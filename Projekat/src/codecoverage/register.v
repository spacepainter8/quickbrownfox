==> flow/design.v <==
module register (
    input clk,
    input rst_n,
    input cl,
    input ld,
    input [3:0] in,
    input inc,
    input dec,
    input sr,
    input ir,
    input sl,
    input il,
    output [3:0] out
);
    reg [3:0] out_reg, out_next;
    assign out = out_reg;
    always @(posedge clk, negedge rst_n ) begin
       if (!rst_n) begin
            out_reg <= 4'b0;
       end else begin
            out_reg <= out_next;
       end 
    end
    always @(*) begin
        out_next = out_reg;
        if (cl) begin
            out_next = 4'b0;
        end else if (ld) begin
            out_next = in;
        end else if (inc) begin
            out_next = out_reg + 4'h1;
        end else if (dec) begin
            out_next = out_reg - 4'h1;
        end else if (sr) begin
            out_next = (out_reg >> 1) | {ir,1'b0,1'b0,1'b0};
        end else if (sl) begin
            out_next = (out_reg << 1) | {1'b0,1'b0,1'b0,il};
        end
    end
endmodule
# Tool chain data of register
# The steps from the RTL of register to its reports follow in flow order.
# Lines are those of the file above, counted from 1.
# Operators carry their Yosys type and port widths (W data, S select, Z words).
# Library cell names are shortened.
# Not given: --
[inputs]
top_module = "register"
clock_port = "clk"
lib = "sky130hd"
lib_corner = "tt_025C_1v80"

# Word-level counts
# Counts by Yosys on the flattened word-level netlist (proc, flatten, opt, wreduce; memories kept). Register bits leave out memories and registers merged into their read ports (data or address). Print and check cells are left out. Cells with the same type and inputs are merged into one.
[bits]
regBits = 4
latch_bits = 0
mem_bits_rw = 0
romBits = 0
clocked_rd_ports_x_width = 0
memories = 0
inputBits = 14
output_inout_bits = 4
elab_cells = 12
[classes]
n_addsub = 2
n_mul = 0
div_mod_pow = 0
compare = 0
eq_ne = 0
shift = 0
n_mux = 6
n_logic = 2
reduce_logical = 1
[op_table]
columns = ["cell", "count"]
rows = [
  ["$mux W4", 6],
  ["$reduce_bool A6 Y1", 1],
  ["$or A3 B4 Y4", 1],
  ["$add A4 B1 Y4 const B", 1],
  ["$sub A4 B1 Y4 const B", 1],
  ["$or A4 B1 Y4", 1],
]

# Longest topological paths
# Longest topological path by Yosys (ltp), each cell counted once; first at word level (registers and memories cut), then after technology mapping (sequential cells cut; the memories' decode and read muxes count).
[logic_depth]
depth_word = 7
abc_area = 0
ltp_mapped = 6
ltp_nobuf = 6

# Netlist
# The flow's flattened synthesis, as Yosys stat reports it; memories are mapped. The netlist is that of the ABC_AREA named above (0 if unset); the other value can give another one.
# The area totals of this step are shown rounded.
[types]
columns = ["cell", "count", "type_area_um2"]
rows = [
  ["dfrtp_1", 4, 100.096],
  ["ha_1", 2, 25.024],
  ["nor4_4", 1, 21.27],
  ["a21oi_1", 4, 20.019],
  ["mux2i_1", 2, 20.019],
  ["inv_1", 5, 18.768],
  ["xnor2_1", 2, 17.517],
  ["a2111oi_2", 1, 15.014],
  ["nor2_1", 4, 15.014],
  ["o21ai_0", 3, 15.014],
  ["a211oi_2", 1, 12.512],
  ["nand2b_1", 2, 12.512],
  ["nor2b_1", 2, 12.512],
  ["buf_6", 1, 11.261],
  ["a2111oi_1", 1, 10.01],
  ["nand3_1", 2, 10.01],
  ["nor3_1", 2, 10.01],
  ["nor3_2", 1, 10.01],
]
# Other cell types: 11; their cells: 11.
[mapped]
mapped_cells = 51
mapped_area_um2 = 437
seq_area_um2 = 100
ffs = 4
n_buf = 2

# Worst setup path after synthesis
# OpenSTA on the mapped netlist: ideal clock, no wires. The path of least setup slack (recovery checks aside). Input and output delay are each 20% of the period. Register names are those of the netlist, which keeps one name where synthesis merged equal registers.
[synth_timing]
kind = "register to register"
start = "register out_reg[0]"
end = "register out_reg[2]"
period_ns = 2.24
setup_time_ns = 0.147
launch_ns = 0.000
t_arrival_ns = 1.387
required_ns = 2.093
slack_ns = 0.707
path_delay_ns = 1.534
stages = 6
path_buffers = 0
synth_period_reached_ns = 1.533
# "path_delay_ns" = arrival - input delay + setup time.
# "stages" counts driving pins, that of a launching flip-flop among them; a cell with two outputs on the path counts twice.
# "synth_period_reached_ns" = period - worst setup slack (recovery checks aside). The figure is calculated, with input and output delays left at 20% of the set period.
# Between the ends stands the longest chain of elaborated cells between them, by number of cells; it is not shown to be the way that was timed. Of several equally long chains one is given.
# Each line given opens the expression or statement behind the cell; cells for indexed reads and writes are added by Yosys, which also makes memories of some case tables.
[synth_via]
path_cell_list = "dfrtp_1 ha_1 a21oi_1 o21ai_0 a2111oi_1 a2111oi_2"
elab_chain_cells = 5
cone_cells = 6
lines_between = 6
classes_between = "add/sub: 2; mux: 4"
[synth_rtl]
columns = ["item", "line_no", "source"]
rows = [
  ["from (decl)", 15, "reg [3:0] out_reg, out_next;"],
  ["from (assign)", 19, "out_reg <= 4'b0;"],
  ["from (assign)", 21, "out_reg <= out_next;"],
  ["$sub A4 B1 Y4", 33, "out_next = out_reg - 4'h1;"],
  ["$mux W4", 32, "end else if (dec) begin"],
  ["$mux W4", 30, "end else if (inc) begin"],
  ["$mux W4", 28, "end else if (ld) begin"],
  ["$mux W4", 26, "if (cl) begin"],
  ["to (assign)", 19, ""],
  ["to (assign)", 21, ""],
  ["to (decl)", 15, ""],
]

# module register, platform sky130hd, 2 stored runs of the flow under differing settings, order arbitrary. Input and output delays are each 20% of the period that was set; the output load is 0.01 pF.

[[run]]
name = "flow run 1"
[run.settings]
period_ns = 2.45
CORE_UTILIZATION = 55
SETUP_SLACK_MARGIN = -0.01
PLACE_DENSITY_LB_ADDON = 0.14
CORE_ASPECT_RATIO = 0.54
GPL_TIMING_DRIVEN = 1
CAP_MARGIN = 35
SLEW_MARGIN = 0
MAX_ROUTING_LAYER = "met4"
CORE_MARGIN = 2
[run.results]
outcome = "no final report: floorplanning broke off with PDN-0185"

[[run]]
name = "flow run 2"
[run.settings]
period_ns = 1.92
CORE_UTILIZATION = 67
SETUP_SLACK_MARGIN = 0.08
PLACE_DENSITY_LB_ADDON = 0.26
CORE_MARGIN = 2
CELL_PAD_IN_SITES_DETAIL_PLACEMENT = 0
MIN_ROUTING_LAYER = "met1"
MAX_ROUTING_LAYER = "met4"
CAP_MARGIN = 20
SLEW_MARGIN = 20
[run.results]
outcome = "no final report: floorplanning broke off with PDN-0185"
